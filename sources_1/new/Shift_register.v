==> flow/design.v <==
`timescale 1ns / 1ps
module Shift_register(
    input wire clk,  
    input wire rst_n,  
    input wire load,     
    input wire shift_en,     
    input wire sda_in,   
    input wire [7:0] data_in,    
    output reg sda_out,  
    output reg [7:0] data_out    
    );
     reg [7:0] shift_reg;
     always @(posedge clk or negedge rst_n) begin
     if(!rst_n) begin
         shift_reg <= 8'b0;
         sda_out <= 1'b1;
         data_out <= 8'b0;
     end
     else if(load) begin
         shift_reg <= data_in;
         sda_out <= data_in[7];
         data_out <= data_in;
     end
     else if(shift_en) begin
         shift_reg <= {shift_reg[6:0], sda_in};
         sda_out <= shift_reg[7];
         data_out <= {shift_reg[6:0], sda_in};
     end
     else begin
         data_out <= shift_reg;
     end
     end
endmodule
* From RTL to reports: Shift_register
What the tools print for Shift_register, step after step. Lines are those of the file above, counted from 1. Library cell names are shortened. Not given: n/a
Set-up: top module Shift_register, clock port clk, library sky130hd, timing corner tt_025C_1v80

* After elaboration
Counts by Yosys on the flattened word-level netlist (proc, flatten, opt, wreduce; memories kept). Register bits leave out memories and registers merged into their read ports (data or address). Print and check cells are left out. Cells with the same type and inputs are merged into one.
Operators by class: magnitude comparators 0, bitwise gates (word level) 0, shift-type cells 0, $mul 0, muxes and demuxes 4, eq/ne operators 0, reductions and logical operators 1, $add $sub $neg 0, div/mod/pow operators 0
Operators with widths (count):
- two-way mux 8 bit | 2
- nonzero test 2 bit | 1
- two-way mux 1 bit | 2
Bit counts: bits in writable memories 0, clocked read ports x word width 0, bits in latches 0, memories kept 0, memory bits (read-only) 0, flip-flop bits (word level) 9, word-level cells 7

* Logic depth
Longest topological path by Yosys (ltp), each cell counted once; first at word level (registers and memories cut), then after technology mapping (sequential cells cut; the memories' decode and read muxes count).
Depth: depth in word-level cells 2, ABC_AREA 0, mapped depth 3, mapped depth without buffers 2

* Netlist
Source: synth_stat.txt of the flow (Yosys; design flattened, memories mapped). It holds for the ABC_AREA given above (unset counts as 0); a run with the other value may have another netlist.
Cell types:
- dfrtp_1 | count 8, area in all 200.192 µm²
- mux2i_1 | count 7, area in all 70.067 µm²
- mux2_4 | count 2, area in all 30.029 µm²
- dfstp_2 | count 1, area in all 26.275 µm²
- nand2_1 | count 7, area in all 26.275 µm²
- mux2_2 | count 2, area in all 22.522 µm²
- o21ai_0 | count 4, area in all 20.019 µm²
- o21ai_1 | count 3, area in all 15.014 µm²
- buf_6 | count 1, area in all 11.261 µm²
- buf_2 | count 1, area in all 5.005 µm²
Mapped netlist: mapped flip-flops 9, standard cells after synthesis 36, chip area (Yosys) 426.7 µm²

* Path before layout
OpenSTA on the mapped netlist: ideal clock, no wires. The path of least setup slack (recovery checks aside). Input and output delay are each 20% of the period. Register names are those of the netlist, which keeps one name where synthesis merged equal registers.
Timing after synthesis: path type register -> register, from register (no name shown), to register shift_reg[7], path slack 0.151 ns, setup time 0.125 ns, required time 1.065 ns, data arrival time 0.914 ns, path delay 1.039 ns, period 1.19 ns, driving pins on the path 3, launch time at the first pin 0.000 ns, synthesis period reached 1.039 ns
"path delay" = arrival - input delay + setup time. "driving pins on the path": output pins that drive a net of the path, with the launching flip-flop's if there is one; two outputs of one cell count as two. "synthesis period reached" = period - worst setup slack (recovery checks aside). The figure is calculated, with input and output delays left at 20% of the set period. At most two assigning lines are given for a register; there are more.
On the way, after synthesis: cell sequence dfrtp_1 -> mux2_4 -> mux2_2
Ends and longest elaborated chain, after synthesis:
- to (assign) | RTL line 20 | shift_reg <= data_in;
- to (assign) | RTL line 25 | shift_reg <= {shift_reg[6:0], sda_in};
- to (decl) | RTL line 12 | reg [7:0] shift_reg;
Chain of elaborated cells between the ends: none given.

* Timing after layout
From the final timing report of run 2: the path of least setup slack in the routed layout; clock arrival at registers is part of the times.
Timing after layout: path type register -> output, from register sda_out, to output sda_out, data arrival time 0.88 ns, driving pins on the path 2, launch time at the first pin 0.23 ns, period 0.949 ns, path slack -0.12 ns, required time 0.76 ns
At most two assigning lines are given for a register; there are more.
On the way, after layout: cell sequence dfstp_2 -> buf_6, length of the longest elaborated chain 0, elaborated cells between the ends (all ways) 0, RTL lines with such cells 0
Ends and longest elaborated chain, after layout:
- from (decl) | RTL line 9 | output reg sda_out,
- from (assign) | RTL line 21 | sda_out <= data_in[7];
- from (assign) | RTL line 26 | sda_out <= shift_reg[7];
- to (decl) | RTL line 9

## Implementation results

2 stored runs of Shift_register in the flow (synthesis by Yosys, layout by OpenROAD, sky130hd cells), in arbitrary order. Constraints: input delay and output delay 20% of the set period each, output load 0.01 pF.
"worst setup path time" means the part of the period allowed to the worst setup path (the constraints hold back 20% at inputs and 20% at outputs) less its slack; where the path has registers, the arrival times of their clocks count too.
By "power" is meant OpenSTA's value without simulated activity: inputs other than the clock are taken to toggle once in ten clock periods, and the tool carries that through the logic.
[run 1] settings: period_ns=1.01, CORE_UTILIZATION=51, SETUP_SLACK_MARGIN=0.06, PLACE_DENSITY_LB_ADDON=0.21, CORE_MARGIN=5, TNS_END_PERCENT=90, CAP_MARGIN=20, SLEW_MARGIN=20
[run 1] result: did not finish, floorplanning stopped with PDN-0185
[run 2] settings: period_ns=0.949, CAP_MARGIN=20, CORE_MARGIN=2, CORE_UTILIZATION=40, SLEW_MARGIN=20
[run 2] result: chip area after synthesis (Yosys) 426.7 µm², die area 1344.0 µm², standard-cell area of the final layout 700.7 µm², utilization 72.7%, worst setup slack after layout -0.120 ns, total negative slack -0.355 ns, power 0.0009669 W, worst setup path time 0.88 ns, worst setup path kind register -> output
